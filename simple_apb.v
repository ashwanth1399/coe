==> flow/design.v <==
module simple_apb (
    input             PCLK,
    input             PRESETn,
    input             PSEL,
    input             PENABLE,
    input             PWRITE,
    input      [31:0] PADDR,
    input      [31:0] PWDATA,
    output reg [31:0] PRDATA,
    output            PREADY,
    output            PSLVERR
);
    reg [31:0] control_reg;
    assign PREADY = 1'b1;   
    assign PSLVERR = 1'b0;  
    always @(posedge PCLK or negedge PRESETn) begin
        if (!PRESETn) begin
            control_reg <= 32'h0;
            PRDATA <= 32'h0;
        end else if (PSEL && PENABLE) begin
            if (PWRITE) begin
                case (PADDR)
                    32'h0: control_reg <= PWDATA;
                endcase
            end else begin
                case (PADDR)
                    32'h0: PRDATA <= control_reg;
                endcase
            end
        end
    end
endmodule
[Tool chain data of simple_apb]
Tool output for the design above, in the order of the flow.
Line numbers count from 1 in the design file above.
Library cell names are shortened.
A cell with - has no value.
Inputs
  top: simple_apb
  clock: PCLK
  library: sky130hd
  corner: tt_025C_1v80

[Word level]
Yosys after proc, flatten, opt, wreduce and memory -nomap, before mapping. Enables and synchronous resets that opt folds into registers are not counted as muxes. Memory bits, and registers merged into a memory's read port (data or address), are not among the register bits. Print and check cells are not counted. Equal cells are merged and count once.
Cells by class
  bitwise operators: 1
  reduce/logical cells: 4
Operator list (number)
  zero test 32 bit: 1
  AND reduction 3 bit: 2
  logical AND 1 bit: 1
  NOT 1 bit: 1
Bit counts
  flip-flop bits (word level): 64
  output and inout bits: 34
  bits of input ports: 69
  word-level cells: 7

[Longest topological paths]
Depth = most cells in a row (Yosys ltp): at word level without a register or memory, in the mapped netlist without a sequential cell, where the memories' decode and read muxes count.
Depth
  depth in word-level cells: 2
  ABC_AREA: 0
  mapped depth: 5
  gate-level depth less buffers: 4

[After synthesis]
Source: synth_stat.txt of the flow (Yosys; design flattened, memories mapped). It holds for the ABC_AREA given above (unset counts as 0); a run with the other value may have another netlist.
Mapped netlist
  area of sequential cells: 0.0016015 sq mm
  mapped area: 0.0025249 sq mm
  buffers: 8
  cell count: 152
  flip-flop cells: 64
Cells by type
  dfrtp_1: number 64, total area 1.6E+03 sq um
  mux2_2: number 59, total area 664.387 sq um
  buf_6: number 6, total area 67.565 sq um
  mux2_1: number 5, total area 56.304 sq um
  nor4_1: number 8, total area 50.048 sq um
  nor4_4: number 2, total area 42.541 sq um
  buf_4: number 2, total area 15.014 sq um
  nand4_1: number 2, total area 12.512 sq um
  conb_1: number 2, total area 7.507 sq um
  inv_1: number 1, total area 3.754 sq um
  nand2_1: number 1, total area 3.754 sq um

[Path before layout]
OpenSTA on the mapped netlist: ideal clock, no wires. The path of least setup slack (recovery checks aside). Input and output delay are each 20% of the period. Register names are those of the netlist, which keeps one name where synthesis merged equal registers.
Timing path post-synthesis
  path type: in2reg
  start: input port PADDR[10]
  end: register control_reg[1]
  delay of the path: 1.578 ns
  stages on the path: 5
  setup slack: 0.438 ns
  external input delay: 0.504 ns
  launch time at the first pin: 0.504 ns
  period: 2.52 ns
  buffers on the path: 1
  data required time: 2.395 ns
  arrival time: 1.957 ns
  setup time: 0.125 ns
  synthesis period reached: 2.082 ns
"delay of the path" = arrival - input delay + setup time.
"stages on the path" counts driving pins, that of a launching flip-flop among them; a cell with two outputs on the path counts twice.
"synthesis period reached" is the clock period less the worst setup slack; recovery checks do not enter. This is arithmetic on one report: input and output delays are still those of the set period (20% each).
Between the ends stands the longest chain of elaborated cells between them, by number of cells; it is not shown to be the way that was timed. Of several equally long chains one is given.
Each line given opens the expression or statement behind the cell; cells for indexed reads and writes are added by Yosys, which also makes memories of some case tables.
On the way, post-synthesis
  cells stage by stage: nor4_1 nand4_1 nor4_4 buf_6 mux2_2
  cells in the longest elaborated chain: 2
  elaborated cells on any way between the ends: 2
  classes of those cells: reduce/logical (2)
RTL lines, path post-synthesis
  from (decl): RTL line 7  | input      [31:0] PADDR,
  zero test 32 bit: RTL line 22  | case (PADDR)
  AND reduction 3 bit
  to (assign): RTL line 18  | control_reg <= 32'h0;
  to (assign): RTL line 23  | 32'h0: control_reg <= PWDATA;
  to (decl): RTL line 13  | reg [31:0] control_reg;

[Path in the finished layout]
Path of least setup slack in the final report of entry A (OpenROAD, finished layout, wires in). Where an end is a register, its clock arrival counts in the times.
Timing path after layout
  path type: in2reg
  start: input port PADDR[17]
  end: register control_reg[15]
  external input delay: 0.44 ns
  data required time: 2.39 ns
  buffers on the path: 4
  launch time at the first pin: 0.44 ns
  period: 2.19 ns
  setup time: 0.11 ns
  setup slack: 0.16 ns
  stages on the path: 8
  arrival time: 2.23 ns
Between the ends stands the longest chain of elaborated cells between them, by number of cells; it is not shown to be the way that was timed. Of several equally long chains one is given.
On the way, after layout
  cells stage by stage: dlygate4sd2_1 nor4_1 nand4_1 buf_4 nor4_4 buf_6 buf_12 mux2_2
  cells in the longest elaborated chain: 2
  elaborated cells on any way between the ends: 2
  classes of those cells: reduce/logical (2)
RTL lines, path after layout
  from (decl): RTL line 7  | input      [31:0] PADDR,
  zero test 32 bit: RTL line 22  | case (PADDR)
  AND reduction 3 bit
  to (assign): RTL line 18  | control_reg <= 32'h0;
  to (assign): RTL line 23  | 32'h0: control_reg <= PWDATA;
  to (decl): RTL line 13  | reg [31:0] control_reg;

FLOW RESULTS
============

Top module simple_apb; platform sky130hd; tools Yosys and OpenROAD; 2 stored runs in no particular order. Input and output delays are each 20% of the period that was set; the output load is 0.01 pF.
"worst setup path time" = time allowed to the worst setup path (clock period - input delay - output delay, where it has them) - its slack; a late launch clock adds to it, a late capture clock takes from it.
[entry A] settings: period_ns=2.19, SETUP_SLACK_MARGIN=0.17, CAP_MARGIN=20, CORE_MARGIN=2, CORE_UTILIZATION=40, SLEW_MARGIN=20
[entry A] result: chip area after synthesis (Yosys) 0.0025249 sq mm, die area 0.0069639 sq mm, standard-cell area of the final layout 0.0041277 sq mm, utilization 0.685, worst setup slack after layout 0.162 ns, total negative slack 0.000 ns, worst setup path time 1.59 ns, worst setup path kind in2reg
[entry B] settings: period_ns=1.76, CORE_UTILIZATION=72, SETUP_SLACK_MARGIN=0.24, PLACE_DENSITY_LB_ADDON=0.13, CELL_PAD_IN_SITES_GLOBAL_PLACEMENT=3, CELL_PAD_IN_SITES_DETAIL_PLACEMENT=1, ABC_AREA=0, GPL_TIMING_DRIVEN=1, CAP_MARGIN=0, MIN_ROUTING_LAYER=met2, CORE_MARGIN=2, SLEW_MARGIN=20
[entry B] result: did not finish, placement stopped with FLW-0024
